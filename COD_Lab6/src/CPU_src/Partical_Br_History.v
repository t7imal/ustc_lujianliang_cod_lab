==> flow/design.v <==
module BHT (
    input clk,
    input [31:0] pc_if,
    input [31:0] pc_ex,
    input br_inst,   
    input br,
    output [3:0] br_history_if,
    output [3:0] br_history_ex
);
    reg [3:0] bht [0:63];
    wire [5:0] pc_if_hash, pc_ex_hash;
    integer i=0;
    assign pc_if_hash=pc_if[15:10]^pc_if[7:2];
    assign pc_ex_hash=pc_ex[15:10]^pc_ex[7:2];
    assign br_history_if= (br_inst && pc_if==pc_ex) ? {bht[pc_ex_hash][2:0],br} : bht[pc_if_hash];     
    assign br_history_ex= (br_inst) ? {bht[pc_ex_hash][2:0],br} : bht[pc_ex_hash];   
    initial begin
        for (i=0; i<64; i=i+1) begin
            bht[i]=4'h0;     
        end
    end
    always @(posedge clk) begin
        if(br_inst)
            bht[pc_ex_hash]<={bht[pc_ex_hash][2:0],br};   
    end
endmodule
module PHT_Partical (
    input clk,
    input [31:0] pc_if,
    input [31:0] pc_ex,
    input br_inst,   
    input br,
    input [3:0] br_history_if,
    input [3:0] br_history_ex,
    output reg br_pre
);
    reg [1:0] pht [0:63][0:15];
    wire [5:0] pc_if_hash, pc_ex_hash;
    integer i=0, j=0;
    assign pc_if_hash=pc_if[15:10]^pc_if[7:2];
    assign pc_ex_hash=pc_ex[15:10]^pc_ex[7:2];
    always @(*) begin
        if(br_inst && pc_if==pc_ex)begin     
            case (pht[pc_ex_hash][br_history_ex])
                2'b00: br_pre=0;
                2'b01: br_pre= (br) ? 1 : 0;
                2'b10: br_pre= (br) ? 1 : 0;
                2'b11: br_pre=1;
            endcase
        end
        else begin
            case (pht[pc_if_hash][br_history_if])
                2'b00: br_pre=0;
                2'b01: br_pre=0;
                2'b10: br_pre=1;
                2'b11: br_pre=1;
            endcase
        end
    end
    initial begin
        for (i=0; i<64; i=i+1) begin
            for (j=0; j<16; j=j+1) begin
                pht[i][j]=2'b01;     
            end
        end    
    end
    always @(posedge clk) begin
        if (br_inst) begin
            case (pht[pc_ex_hash][br_history_ex])
                2'b00: pht[pc_ex_hash][br_history_ex]<= (br) ? 2'b01 : 2'b00;
                2'b01: pht[pc_ex_hash][br_history_ex]<= (br) ? 2'b10 : 2'b00;
                2'b10: pht[pc_ex_hash][br_history_ex]<= (br) ? 2'b11 : 2'b01;
                2'b11: pht[pc_ex_hash][br_history_ex]<= (br) ? 2'b11 : 2'b10;
            endcase
        end
    end
endmodule
module Partical_Br_History (
    input clk,
    input [31:0] pc_if,
    input [31:0] pc_ex,
    input [31:0] inst_ex,
    input br_ex,
    output br_pre
);
    wire br_inst;
    wire [3:0] br_history_if;
    wire [3:0] br_history_ex;
    assign br_inst= (inst_ex[6:0]==7'b1100011) ? 1 : 0;
    BHT bht(
        .clk(clk),
        .pc_if(pc_if),
        .pc_ex(pc_ex),
        .br_inst(br_inst),
        .br(br_ex),
        .br_history_if(br_history_if),
        .br_history_ex(br_history_ex)
    );
    PHT_Partical pht_partical(
        .clk(clk),
        .pc_if(pc_if),
        .pc_ex(pc_ex),
        .br_inst(br_inst),
        .br(br_ex),
        .br_history_if(br_history_if),
        .br_history_ex(br_history_ex),
        .br_pre(br_pre)
    );
endmodule
# Reports on Partical_Br_History

What the tools print for Partical_Br_History, step after step.
Lines are those of the file above, counted from 1.
Cell names lack the library's common part.
The mark -- stands for no value.

Design top: Partical_Br_History
Clock: clk
Library: sky130hd
Timing corner: tt_025C_1v80

# Word level

Counts by Yosys on the flattened word-level netlist (proc, flatten, opt, wreduce; memories kept). Register bits leave out memories and registers merged into their read ports (data or address); mux counts leave out enables and synchronous resets folded into registers. Print and check cells are left out.
Yosys's memory passes give these memory sizes; they may raise the number of words (mostly to a power of two), join words into wider ones and drop unused or constant bits.

$mul: 0
Reduce/logical cells: 10
Muxes and demuxes: 33
Div/mod/pow operators: 0
Add/sub/neg operators: 2
Shift operators: 0
Equality and inequality tests: 8
$lt $le $gt $ge: 0
Bitwise operators: 5

Operator list:

| operator                                                 | count |
| 32-bit == test                                           | 1 |
| 2-bit two-way mux                                        | 13 |
| 10-bit by 4-bit adder with 10-bit output                 | 2 |
| 3-bit OR reduction                                       | 4 |
| 6-bit bitwise XOR                                        | 2 |
| 4-bit two-way mux                                        | 3 |
| 1-bit two-way mux                                        | 10 |
| 1-bit parallel mux with 2-bit select                     | 5 |
| 2-bit == test with constant B                            | 4 |
| 7-bit == test with constant B                            | 1 |
| 2-bit OR reduction                                       | 3 |
| 6-bit two-way mux                                        | 1 |
| 2-bit by 1-bit == test with 1-bit output with constant B | 2 |
| 2-bit logical NOT                                        | 2 |
| 1-bit OR                                                 | 3 |
| 1-bit parallel mux with 3-bit select                     | 1 |
| 1-bit logical AND                                        | 1 |

Memories kept: 2
Cells after elaboration: 60
Clocked read ports x word width: 0
Latch bits: 0
Output and inout bits: 1
Input port bits: 98
Bits in writable memories: 2304
Memory bits (read-only): 0
Register bits after elaboration: 0

Memories:

| memory           | words | bits a word | rd ports | wr ports | line | RTL |
| pht_partical.pht | 1024  | 2           | 2        | 1        | 37   | `reg [1:0] pht [0:63][0:15];` |
| bht.bht          | 64    | 4           | 2        | 1        | 10   | `reg [3:0] bht [0:63];` |

# Depth

Depth = most cells in a row (Yosys ltp): at word level without a register or memory, in the mapped netlist without a sequential cell, where the memories' decode and read muxes count.

Word-level depth: 7
ABC_AREA: 1
Mapped depth: 39

# After synthesis

The flow's flattened synthesis, as Yosys stat reports it; memories are mapped. The netlist is that of the ABC_AREA named above (0 if unset); the other value can give another one.
The area totals of this step are shown rounded.

Cells by type:

| cell type | count | total area (um^2) |
| edfxtp_1  | 2304  | 6.92E+04 |
| nor2_1    | 3318  | 1.25E+04 |
| nand2_1   | 2741  | 1.03E+04 |
| nand3_1   | 1330  | 6.66E+03 |
| o21ai_0   | 690   | 3.45E+03 |
| clkbuf_1  | 499   | 1.87E+03 |
| buf_2     | 268   | 1.34E+03 |
| o21ai_1   | 227   | 1136.09 |
| o211ai_1  | 101   | 758.227 |
| inv_1     | 177   | 664.387 |
| nand4_1   | 57    | 356.592 |
| o22ai_1   | 54    | 337.824 |
| buf_1     | 81    | 304.042 |
| buf_4     | 30    | 225.216 |
| xnor2_1   | 18    | 157.651 |
| xor2_1    | 18    | 157.651 |
| or2_2     | 23    | 143.888 |
| a21oi_1   | 14    | 70.067 |

Other cell types: 25; their cells: 93.

Mapped flip-flops: 2304
Chip area (Yosys): 110000 um^2
Mapped cells: 12043
Sequential area: 69000 um^2

# Path before layout

Path of least setup slack by OpenSTA after synthesis, without wires, with an ideal clock, recovery checks aside; 20% of the period is set as input and as output delay. Where synthesis merged equal registers, the netlist keeps one of their names.

Path kind: input to register
From: in pc_ex[3]
To: mem pht_partical.pht
Data arrival time: 45.255 ns
Stages on the path: 30
Input delay: 14.620 ns
Clock period: 73.1 ns
Buffers on the path: 4
Delay of the path: 36.308 ns
Data required time: 67.427 ns
Launch time at the first pin: 14.620 ns
Path slack: 22.172 ns
Period reached after synthesis: 50.928 ns

"delay of the path" = arrival - input delay + setup time.
"stages on the path": output pins that drive a net of the path, with the launching flip-flop's if there is one; two outputs of one cell count as two.
"period reached after synthesis" = period - worst setup slack (recovery checks aside). The figure is calculated, with input and output delays left at 20% of the set period.
Where an end lacks its bit number, it is one bit of the signal, or one of the new flip-flops if synthesis recoded a state register.
Between the ends stands the longest chain of elaborated cells between them, by number of cells; it is not shown to be the way that was timed. Of several equally long chains one is given.
Each line given opens the expression or statement behind the cell; cells for indexed reads and writes are added by Yosys, which also makes memories of some case tables.
A memory read counts as a cell of the chain, while the word-level depth stops at memories.
Ways into the end's enable are left out, as the timed path ends at the data pin.

Path through: xnor2_1 > buf_4 > nor2_8 > nand2_2 > buf_2 > nor2_1 > nor3_1 > nand3_1 > nand2_1 > nand2_1 > nor2_1 > nand2_1 > inv_2 > nand2_1 > o21ai_4 > nor2_2 > buf_2 > buf_4 > nand2_1 > nand2_1 > nor2_1 > nand2_1 > a21oi_1 > nand4_1 > nand3_1 > nand3_1 > nor2_1 > ha_1 > o21ai_0 > a21oi_1
Length of the longest elaborated chain: 12
Elaborated cells on any way between the ends: 29
Classes of those cells: add/sub: 1; eq/ne: 3; mux: 18; logic: 1; reduce/logical: 4; memory: 2

RTL lines, path post-synthesis:

| item                                     | line | RTL |
| start, declared                          | 81   | `input [31:0] pc_ex,` |
| 6-bit bitwise XOR                        | 14   | `assign pc_ex_hash=pc_ex[15:10]^pc_ex[7:2];` |
| memory read 64 x 4 bit                   | 10   | `reg [3:0] bht [0:63];` |
| 4-bit two-way mux                        | 16   | `assign br_history_ex= (br_inst) ? {bht[pc_ex_hash][2:0],br} : bht[pc_ex_hash];` |
| 10-bit by 4-bit adder with 10-bit output | 69   | `case (pht[pc_ex_hash][br_history_ex])` |
| memory read 1024 x 2 bit                 | 37   | `reg [1:0] pht [0:63][0:15];` |
| 2-bit logical NOT                        | 69   |  |
| 3-bit OR reduction                       | --   |  |
| 1-bit parallel mux with 2-bit select     | 69   |  |
| 1-bit two-way mux                        | 68   | `if (br_inst) begin` |
| 2-bit two-way mux x3                     | --   |  |
| end, declared                            | 37   |  |

# Worst path after layout

Path of least setup slack in the final report of record 1 (OpenROAD, finished layout, wires in). Where an end is a register, its clock arrival counts in the times.

Path kind: input to output
From: in pc_ex[2]
To: out br_pre
Data arrival time: 18.90 ns
Path slack: 14.54 ns
Data required time: 33.44 ns
Launch time at the first pin: 8.36 ns
Buffers on the path: 8
Input delay: 8.36 ns
Stages on the path: 42
Output delay: 8.36 ns
Clock period: 41.8 ns

Between the ends stands the longest chain of elaborated cells between them, by number of cells; it is not shown to be the way that was timed. Of several equally long chains one is given.
A memory read counts as a cell of the chain, while the word-level depth stops at memories.

Path through: clkdlybuf4s50_1 > inv_1 > nand2_1 > nand2_4 > buf_4 > nand2_1 > o21ai_0 > nand2_1 > nand2_1 > nand2_1 > nand2_1 > nand2_1 > nand2_1 > nor2_1 > nand2_2 > nand2_1 > nand2_8 > buf_4 > [6 not listed] > nand2_1 > nand2_1 > nand2_1 > inv_1 > nand3_1 > o21ai_1 > nand2_1 > nor2_1 > nor2_1 > nor2_1 > nand2_1 > nor2_1 > ha_1 > inv_1 > a21oi_1 > nand2_1 > nand2_1 > clkdlybuf4s50_1
Length of the longest elaborated chain: 9
Elaborated cells on any way between the ends: 23
Classes of those cells: add/sub: 2; eq/ne: 7; mux: 5; logic: 1; reduce/logical: 6; memory: 2

RTL lines, path after layout:

| item                                     | line | RTL |
| start, declared                          | 81   | `input [31:0] pc_ex,` |
| 32-bit == test                           | 15   | `assign br_history_if= (br_inst && pc_if==pc_ex) ? {bht[pc_ex_hash][2:0],br} : bht[pc_if_hash];` |
| 1-bit logical AND                        | 15   |  |
| 4-bit two-way mux                        | 15   |  |
| 10-bit by 4-bit adder with 10-bit output | 52   | `case (pht[pc_if_hash][br_history_if])` |
| memory read 1024 x 2 bit                 | 37   | `reg [1:0] pht [0:63][0:15];` |
| 2-bit == test                            | 52   |  |
| 2-bit OR reduction                       | --   |  |
| 1-bit parallel mux with 2-bit select     | 52   |  |
| 1-bit two-way mux                        | 43   | `if(br_inst && pc_if==pc_ex)begin` |
| end, declared                            | 84   | `output br_pre` |

Add stored flow runs of Partical_Br_History

Measured results for Partical_Br_History: 2 stored runs of the Yosys and OpenROAD flow on sky130hd. The settings differ; the order carries no meaning. The constraints put input and output delay at 20% of the set period each and load the outputs with 0.01 pF.
"period achieved" = clock period - worst setup slack. The figure is calculated, with input and output delays left at 20% of the set period.
"worst setup path time" = time allowed to the worst setup path (clock period - input delay - output delay, where it has them) - its slack; a late launch clock adds to it, a late capture clock takes from it.
By "total power after layout" is meant OpenSTA's value without simulated activity: inputs other than the clock are taken to toggle once in ten clock periods, and the tool carries that through the logic.
Results are given in rounded form.
Settings: . = not set for that run.

| setting or result                             | record 1        | record 2        |
| period_ns                                     | 41.8            | 77.5            |
| CORE_UTILIZATION                              | 58              | 26              |
| PLACE_DENSITY_LB_ADDON                        | 0.27            | 0.28            |
| CELL_PAD_IN_SITES_GLOBAL_PLACEMENT            | 0               | .               |
| ABC_AREA                                      | 1               | .               |
| CTS_CLUSTER_SIZE                              | 32              | .               |
| SLEW_MARGIN                                   | 40              | 20              |
| MAX_ROUTING_LAYER                             | met5            | met4            |
| CAP_MARGIN                                    | 20              | 20              |
| CORE_MARGIN                                   | 2               | 2               |
| SETUP_SLACK_MARGIN                            | .               | 5.0             |
| CELL_PAD_IN_SITES_DETAIL_PLACEMENT            | .               | 1               |
| TNS_END_PERCENT                               | .               | 10              |
| GPL_ROUTABILITY_DRIVEN                        | .               | 1               |
| MIN_ROUTING_LAYER                             | .               | met1            |
| worst setup slack after layout (ns)           | 15              | 34              |
| netlist area reported by Yosys (um^2)         | 110000          | 100000          |
| period achieved (ns)                          | 27.261          | 43.499          |
| total power after layout (mW)                 | 6.3             | 3.5             |
| worst-case hold slack (ns)                    | 1.4             | 1.5             |
| standard-cell area of the final layout (um^2) | 120000          | 120000          |
| utilization after layout (%)                  | 63              | 30              |
| area inside the die boundary (um^2)           | 190000          | 390000          |
| setup TNS (ns)                                | 0.000           | 0.000           |
| worst setup path time (ns)                    | 10.54           | 12.50           |
| worst setup path kind                         | input to output | input to output |
