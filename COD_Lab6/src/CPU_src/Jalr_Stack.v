==> flow/design.v <==
module Jalr_Stack (
    input clk,
    input rst,
    input [31:0] pc_if,
    input [31:0] inst_if,
    input [1:0] top_fix,
    output reg [31:0] jalr_addr
);
    reg [31:0] jas[0:63];   
    reg [5:0] top;
    integer i=0;
    initial begin
        top=1;
        for(i=0; i<64; i=i+1)begin
            jas[i]=0;
        end
    end
    always @(*) begin
        jalr_addr=jas[top-1];
    end
    always @(posedge clk) begin
        if(rst)begin
            top<=1;
        end
        else begin
            top<=top+top_fix;
            if(inst_if[6:0]==7'b1100111)begin  
                top<=top+top_fix-1;
            end
            if(inst_if[6:0]==7'b1101111)begin  
                jas[top]=pc_if+4;
                top<=top+top_fix+1;
            end
        end
    end
endmodule
# From RTL to reports: Jalr_Stack
# The steps from the RTL of Jalr_Stack to its reports follow in flow order.
# Lines are those of the file above, counted from 1.
# Library cell names are shortened.
# The mark - stands for no value.
# inputs
design	Jalr_Stack
clk_port	clk
library	sky130hd
lib_corner	tt_025C_1v80

# After elaboration
# Source: Yosys, flattened and elaborated, memories not mapped. Widths are those after wreduce; folded enables and synchronous resets count as part of the registers. Registers that Yosys merges into a memory's read port (data or address) are not register bits. Print and check cells do not count.
# Yosys's memory passes give these memory sizes; they may raise the number of words (mostly to a power of two), join words into wider ones and drop unused or constant bits.
# word_totals
latch_bits	0
word_cells	18
clocked_rd_ports_x_width	0
mem_bits_rw	2048
rom_bits	0
memories	1
register_bits	6
# memory_table
name	words	word_bits	read_ports	wr	line	text
jas	64	32	1	1	9	reg [31:0] jas[0:63];
# op_classes
equal	2
n_shift	0
mux	8
n_cmp	0
reduce_logical	0
n_mul	0
div	0
add_sub_neg	6
n_logic	0
# op_table
cell	count
32-bit 2-to-1 mux	2
32-bit by 3-bit adder with 32-bit output with constant B	1
6-bit 2-to-1 mux	4
7-bit == test with constant B	2
6-bit by 1-bit subtractor with 6-bit output with constant B	2
6-bit by 2-bit adder with 6-bit output	2
6-bit by 1-bit adder with 6-bit output with constant B	1
1-bit 2-to-1 mux	2

# Depth
# Longest topological path by Yosys (ltp), each cell counted once; first at word level (registers and memories cut), then after technology mapping (sequential cells cut; the memories' decode and read muxes count).
# depth
ltp_word	4
abc_area	0
mapped_depth	15
mapped_depth_nobuf	9

# Netlist
# Yosys stat after the flow's synthesis: flattened, memories mapped to cells. It holds for the ABC_AREA given above (unset counts as 0); a run with the other value may have another netlist.
# by_type
cell_type	count	type_area_um2
edfxtp_1	2048	6.15E+04
mux4_2	520	1.17E+04
nand2_1	416	1.56E+03
clkbuf_1	109	409.142
nand3_1	78	390.374
a22oi_1	44	330.317
buf_2	66	330.317
nor2_1	85	319.056
xnor2_1	32	280.269
a31oi_1	41	256.496
mux2_2	20	225.216
mux2i_1	21	210.202
a32o_1	20	200.192
nand4_1	29	181.424
a311oi_1	20	175.168
o22a_1	20	175.168
and3_1	25	156.4
dfxtp_1	6	120.115
# Not listed: further types 30, cells in them 127.
# synth_totals
n_buf	206
mapped_area_um2	79394.9
stdcells	3727
seqArea_um2	61619.1
ff_cells	2054

# Path before layout
# OpenSTA on the mapped netlist: ideal clock, no wires. The path of least setup slack (recovery checks aside). Input and output delay are each 20% of the period. Register names are those of the netlist, which keeps one name where synthesis merged equal registers.
# synth_path
path_kind	input to register
from	input port pc_if[2]
to	memory jas[0][28]
required_time_ps	6071
in_delay_ps	1328
path_delay_ps	3748
path_slack_ps	1564
n_path_buf	0
arrival_ps	4507
path_stages	7
period_ps	6640
setup_time_ps	569
period_less_setup_slack_ps	5076
# "path_delay_ps" is the arrival time less input delay plus setup time.
# "path_stages" counts driving pins, that of a launching flip-flop among them; a cell with two outputs on the path counts twice.
# "period_less_setup_slack_ps" = period - worst setup slack (recovery checks aside). The figure is calculated, with input and output delays left at 20% of the set period.
# Between the ends stands the longest chain of elaborated cells between them, by number of cells; it is not shown to be the way that was timed. Of several equally long chains one is given.
# Each line given opens the expression or statement behind the cell; cells for indexed reads and writes are added by Yosys, which also makes memories of some case tables.
# synth_via
path_cell_list	ha_1 > nand4_1 > nor3_1 > and4_1 > nor2b_1 > nand2_1 > xnor2_1
elab_chain_len	3
cells_between	3
cone_lines	3
cone_classes	1 x add/sub; 2 x mux
# synth_lines
element	line	text
start: declaration	4	input [31:0] pc_if,
32-bit by 3-bit adder with 32-bit output	31	jas[top]=pc_if+4;
32-bit 2-to-1 mux	30	if(inst_if[6:0]==7'b1101111)begin
32-bit 2-to-1 mux	22	if(rst)begin
end: declaration	9	reg [31:0] jas[0:63];

# Timing after layout
# Path of least setup slack in the final report of flow run A (OpenROAD, finished layout, wires in). Where an end is a register, its clock arrival counts in the times.
# The path's times are printed in steps of 10 ps; the period is the one set.
# layout_path
path_kind	register to output
from	register top[2]
to	output port jalr_addr[10]
required_time_ps	4740
n_path_buf	3
period_ps	5930
path_slack_ps	150
path_stages	10
arrival_ps	4600
# Between the ends stands the longest chain of elaborated cells between them, by number of cells; it is not shown to be the way that was timed. Of several equally long chains one is given.
# The chain passes a memory read, where the word-level depth is cut; so it can be longer than that depth.
# A register here has more assigning lines than the two given.
# layout_via
path_cell_list	dfxtp_1 > buf_4 > nor3_4 > xnor2_4 > buf_12 > mux2i_1 > a32o_1 > a31oi_1 > o22a_1 > clkdlybuf4s50_1
elab_chain_len	2
cells_between	2
cone_lines	2
cone_classes	1 x add/sub; 1 x memory
# layout_lines
element	line	text
start: declaration	10	reg [5:0] top;
start: assignment	26	top<=top+top_fix;
start: assignment	28	top<=top+top_fix-1;
6-bit by 1-bit subtractor with 6-bit output	19	jalr_addr=jas[top-1];
memory read 64 x 32 bit	9	reg [31:0] jas[0:63];
end: declaration	7	output reg [31:0] jalr_addr

# Stored flow runs of Jalr_Stack (2 of them; Yosys, OpenROAD, sky130hd). They differ in their settings and are not a sequence. Constraints: input delay and output delay 20% of the set period each, output load 0.01 pF.
# By "timing.achieved_period_ps" is meant the clock period of the run minus its worst setup slack. This is arithmetic on one report: input and output delays are still those of the set period (20% each).
# "critical_path_time_ps" means the part of the period allowed to the worst setup path (the constraints hold back 20% at inputs and 20% at outputs) less its slack; where the path has registers, the arrival times of their clocks count too.
# "critical_path_time_ps" is given in steps of 10 ps.
# Settings: -- = not set for that run.
run	period_ns	CORE_UTILIZATION	CAP_MARGIN	CORE_MARGIN	SLEW_MARGIN	SETUP_SLACK_MARGIN	PLACE_DENSITY_LB_ADDON	CELL_PAD_IN_SITES_DETAIL_PLACEMENT	GPL_TIMING_DRIVEN	CTS_CLUSTER_DIAMETER	synthesis_area_um2	die_um2	finish.utilization_pct	final_setup_ws_ps	fin_tns_ps	holdWs_ps	timing.achieved_period_ps	critical_path_time_ps	critical_path_kind
flow run A	5.93	55	20	2	20	--	--	--	--	--	79394.9	147410.0	63.7	147	0	949	5783	4600	register to output
flow run B	4.77	65	20	7	20	0.98	0.1	0	0	287	79394.9	132129.0	78.6	-488	-12435	748	5258	4300	register to output
