==> flow/design.v <==
module BTB (
    input clk,
    input [31:0] pc_if,
    input [31:0] pc_ex,
    input [1:0] pc_sel,
    input [31:0] alu_ans,
    output reg hit,
    output reg [31:0] jump_addr
);
    wire [5:0] pc_if_hash, pc_ex_hash;
    wire [3:0] tag_if, tag_ex;
    reg [3:0] tag [0:63];
    reg [31:0] jat [0:63];   
    integer i=0;
    assign tag_if=pc_if[5:2];
    assign tag_ex=pc_ex[5:2];
    assign pc_if_hash=pc_if[15:10]^pc_if[7:2];
    assign pc_ex_hash=pc_ex[15:10]^pc_ex[7:2];
    initial begin
        for(i=0; i<64; i=i+1)begin
            tag[i]=4'h0;
            jat[i]=32'h0;
        end
    end
    always @(*) begin
        if(pc_if==pc_ex)begin
            hit=1;
            jump_addr=alu_ans;
        end
        else begin
            if(tag_if==tag[pc_if_hash])begin
                hit=1;
                jump_addr=jat[pc_if_hash];
            end
            else begin
                hit=0;
                jump_addr=0;
            end
        end
    end
    always @(posedge clk) begin
        if(pc_sel==2 || pc_sel==3)begin  
            if(tag[pc_ex_hash]!=tag_ex)begin
                jat[pc_ex_hash]<=alu_ans;
                tag[pc_ex_hash]<=tag_ex;
            end
        end
    end
endmodule
### Tool chain data of BTB

What the tools print for BTB, step after step.
Lines are those of the file above, counted from 1.
Operators carry their Yosys type and port widths (W data, S select, Z words).
Library cell names are shortened.
Not given: --

| design | value |
|---|---|
| top module | BTB |
| clock port | clk |
| library | sky130hd |
| library corner | tt_025C_1v80 |

### After elaboration

Source: Yosys, flattened and elaborated, memories not mapped. Widths are those after wreduce; folded enables and synchronous resets count as part of the registers. Registers that Yosys merges into a memory's read port (data or address) are not register bits. Print and check cells do not count. Equal cells are merged and count once.
Yosys's memory passes give these memory sizes; they may raise the number of words (mostly to a power of two), join words into wider ones and drop unused or constant bits.

| bit counts | value |
|---|---|
| flip-flop bits (word level) | 0 |
| latch bits | 0 |
| bits in writable memories | 2304 |
| memory bits (read-only) | 0 |
| clocked read ports x word width | 0 |
| memories | 2 |
| bits of input ports | 99 |
| output and inout bits | 33 |
| word-level cells | 22 |

| cells by class | value |
|---|---|
| add/sub/neg operators | 0 |
| multipliers | 0 |
| div/mod/pow operators | 0 |
| magnitude comparators | 0 |
| equal/unequal tests | 5 |
| shift-type cells | 0 |
| mux-type cells | 12 |
| bitwise operators | 2 |
| reductions and logical operators | 1 |

Memory list:

| memory | words | width | read ports | write ports | line | source |
|---|---|---|---|---|---|---|
| jat | 64 | 32 | 1 | 1 | 13 | `reg [31:0] jat [0:63];` |
| tag | 64 | 4 | 2 | 1 | 12 | `reg [3:0] tag [0:63];` |

Operator list:

| kind | count |
|---|---|
| $mux W32 | 4 |
| $eq A32 B32 Y1 | 1 |
| $xor A6 B6 Y6 | 2 |
| $mux W6 | 2 |
| $mux W4 | 2 |
| $eq A2 B2 Y1 const B | 2 |
| $eq A4 B4 Y1 | 1 |
| $ne A4 B4 Y1 | 1 |
| $mux W1 | 4 |
| $logic_or A1 B1 Y1 | 1 |

### Logic depth

Depth = most cells in a row (Yosys ltp): at word level without a register or memory, in the mapped netlist without a sequential cell, where the memories' decode and read muxes count.

| depth | value |
|---|---|
| word-level depth | 3 |
| ABC_AREA | 0 |
| depth in mapped cells | 14 |
| gate-level depth less buffers | 9 |

### After synthesis

Source: synth_stat.txt of the flow (Yosys; design flattened, memories mapped). It holds for the ABC_AREA given above (unset counts as 0); a run with the other value may have another netlist.

| synthesis totals | value |
|---|---|
| mapped cells | 3891 |
| mapped area | 90889.7 sq um |
| area of sequential cells | 69186.4 sq um |
| flip-flops | 2304 |

Cells by type:

| cell type | count |
|---|---|
| edfxtp_1 | 2304 |
| mux4_2 | 692 |
| mux2i_1 | 75 |
| o22ai_1 | 120 |
| buf_2 | 140 |
| and4_1 | 62 |
| xor2_1 | 40 |
| nand2_1 | 91 |
| a32o_1 | 26 |
| o41ai_1 | 28 |
| clkbuf_1 | 45 |
| buf_6 | 14 |
| buf_4 | 20 |
| nor2_1 | 36 |
| nor3_1 | 27 |
| mux4_1 | 5 |
| nand4_1 | 19 |
| xnor2_1 | 12 |

Not listed: further types 43, cells in them 135.

### Path before layout

Path of least setup slack by OpenSTA after synthesis, without wires, with an ideal clock, recovery checks aside; 20% of the period is set as input and as output delay. Where synthesis merged equal registers, the netlist keeps one of their names.

| timing post-synthesis | value |
|---|---|
| path kind | input port to output port |
| start | input pc_if[2] |
| end | output jump_addr[10] |
| clock period | 5560 ps |
| external input delay | 1112 ps |
| external output delay | 1112 ps |
| arrival time | 4001 ps |
| required time | 4448 ps |
| path slack | 447 ps |
| delay of the path | 2889 ps |
| stages | 11 |
| buffers on the path | 5 |
| synthesis period reached | 5113 ps |

"delay of the path" is the arrival time less input delay plus setup time.
At an output port there is no setup time.
"stages" counts driving pins, that of a launching flip-flop among them; a cell with two outputs on the path counts twice.
"synthesis period reached" = period - worst setup slack (recovery checks aside). The figure is calculated, with input and output delays left at 20% of the set period.
The rows between start and end are the longest chain of elaborated cells between them; the timing report does not say that the signal goes this way. Where chains are equally long, one stands for them.
Each line given opens the expression or statement behind the cell; cells for indexed reads and writes are added by Yosys, which also makes memories of some case tables.
The chain passes a memory read, where the word-level depth is cut; so it can be longer than that depth.

| on the way, post-synthesis | value |
|---|---|
| path through | buf_2 -> xor2_4 -> buf_8 -> buf_6 -> buf_4 -> buf_2 -> mux4_2 -> mux4_2 -> mux2i_1 -> nand2_1 -> a32o_1 |
| length of the longest elaborated chain | 5 |
| elaborated cells on any way between the ends | 7 |
| source lines of those cells | 5 |
| those cells by class | 2 x eq/ne; 2 x mux; 1 x logic; 2 x memory |

Ends and longest elaborated chain, post-synthesis:

| item | line | source |
|---|---|---|
| start: declaration | 3 | `input [31:0] pc_if,` |
| $xor A6 B6 Y6 | 17 | `assign pc_if_hash=pc_if[15:10]^pc_if[7:2];` |
| $mem_v2 Z64 W4 | 12 | `reg [3:0] tag [0:63];` |
| $eq A4 B4 Y1 | 31 | `if(tag_if==tag[pc_if_hash])begin` |
| $mux W32 | 31 |  |
| $mux W32 | 26 | `if(pc_if==pc_ex)begin` |
| end: declaration | 8 | `output reg [31:0] jump_addr` |

### Path in the finished layout

From the final timing report of stored run 1: the path of least setup slack in the routed layout; clock arrival at registers is part of the times.
The path's times are printed in steps of 10 ps; the period is the one set.

| timing post-layout | value |
|---|---|
| path kind | input port to output port |
| start | input pc_if[13] |
| end | output jump_addr[28] |
| clock period | 4390 ps |
| external input delay | 880 ps |
| external output delay | 880 ps |
| arrival time | 4800 ps |
| required time | 3510 ps |
| path slack | -1290 ps |
| stages | 17 |
| buffers on the path | 8 |

The rows between start and end are the longest chain of elaborated cells between them; the timing report does not say that the signal goes this way. Where chains are equally long, one stands for them.
The chain passes a memory read, where the word-level depth is cut; so it can be longer than that depth.

| on the way, post-layout | value |
|---|---|
| path through | dlygate4sd2_1 -> buf_6 -> xor2_4 -> buf_12 -> buf_4 -> nor2_1 -> a32oi_1 -> a2111oi_2 -> nor4_2 -> o221ai_4 -> nand4b_1 -> buf_6 -> o22ai_4 -> buf_6 -> buf_12 -> a32o_4 -> buf_6 |
| length of the longest elaborated chain | 5 |
| elaborated cells on any way between the ends | 7 |
| source lines of those cells | 5 |
| those cells by class | 2 x eq/ne; 2 x mux; 1 x logic; 2 x memory |

Ends and longest elaborated chain, post-layout:

| item | line | source |
|---|---|---|
| start: declaration | 3 | `input [31:0] pc_if,` |
| $xor A6 B6 Y6 | 17 | `assign pc_if_hash=pc_if[15:10]^pc_if[7:2];` |
| $mem_v2 Z64 W4 | 12 | `reg [3:0] tag [0:63];` |
| $eq A4 B4 Y1 | 31 | `if(tag_if==tag[pc_if_hash])begin` |
| $mux W32 | 31 |  |
| $mux W32 | 26 | `if(pc_if==pc_ex)begin` |
| end: declaration | 8 | `output reg [31:0] jump_addr` |

Hand-over note for BTB

Settings and measured results of 2 stored flow runs for module BTB (sky130hd), not sorted in any way. The constraints put input and output delay at 20% of the set period each and load the outputs with 0.01 pF.
"clock period achieved": clock period set for the run, less the worst setup slack. It is reckoned from that one timing run; input and output delays stay at 20% of the period that was set.
"allowed time less slack (worst setup path)" = time allowed to the worst setup path (clock period - input delay - output delay, where it has them) - its slack; a late launch clock adds to it, a late capture clock takes from it.
"power consumption" rests on the timing tool's default activity at the inputs, not on a simulated workload.
"allowed time less slack (worst setup path)" is known to 10 ps.

#### Stored run 1

| setting | value |
|---|---|
| period_ns | `4.39` |
| CORE_UTILIZATION | `20` |
| PLACE_DENSITY | `0.69` |
| CORE_ASPECT_RATIO | `0.68` |
| CELL_PAD_IN_SITES_GLOBAL_PLACEMENT | `0` |
| CELL_PAD_IN_SITES_DETAIL_PLACEMENT | `2` |
| TNS_END_PERCENT | `95` |
| GPL_TIMING_DRIVEN | `1` |
| CAP_MARGIN | `25` |
| SLEW_MARGIN | `25` |
| MAX_ROUTING_LAYER | `met5` |
| CORE_MARGIN | `2` |

| result | value |
|---|---|
| lowest setup slack | -1290 ps |
| netlist area reported by Yosys | 90889.7 sq um |
| final design utilization | 0.255 |
| standard-cell area after routing | 115411.0 sq um |
| sum of negative setup slack | -224726 ps |
| clock period achieved | 5680 ps |
| die footprint | 459958.0 sq um |
| power consumption | 51242 µW |
| allowed time less slack (worst setup path) | 3920 ps |
| critical path kind | input port to output port |
| worst hold slack in the final report | 314 ps |

#### Stored run 2

| setting | value |
|---|---|
| period_ns | `3.61` |
| CORE_UTILIZATION | `24` |
| SETUP_SLACK_MARGIN | `0.89` |
| PLACE_DENSITY_LB_ADDON | `0.08` |
| CORE_ASPECT_RATIO | `1.49` |
| CORE_MARGIN | `2` |
| CELL_PAD_IN_SITES_DETAIL_PLACEMENT | `0` |
| TNS_END_PERCENT | `30` |
| GPL_TIMING_DRIVEN | `1` |
| CTS_CLUSTER_SIZE | `59` |
| CTS_CLUSTER_DIAMETER | `259` |
| CAP_MARGIN | `40` |
| MAX_ROUTING_LAYER | `met5` |
| SLEW_MARGIN | `20` |

| result | value |
|---|---|
| lowest setup slack | -1574 ps |
| netlist area reported by Yosys | 90889.7 sq um |
| final design utilization | 0.305 |
| standard-cell area after routing | 114774.0 sq um |
| sum of negative setup slack | -744429 ps |
| clock period achieved | 5184 ps |
| die footprint | 383745.0 sq um |
| power consumption | 47892 µW |
| allowed time less slack (worst setup path) | 3740 ps |
| critical path kind | input port to output port |
| worst hold slack in the final report | 116 ps |

End of note.
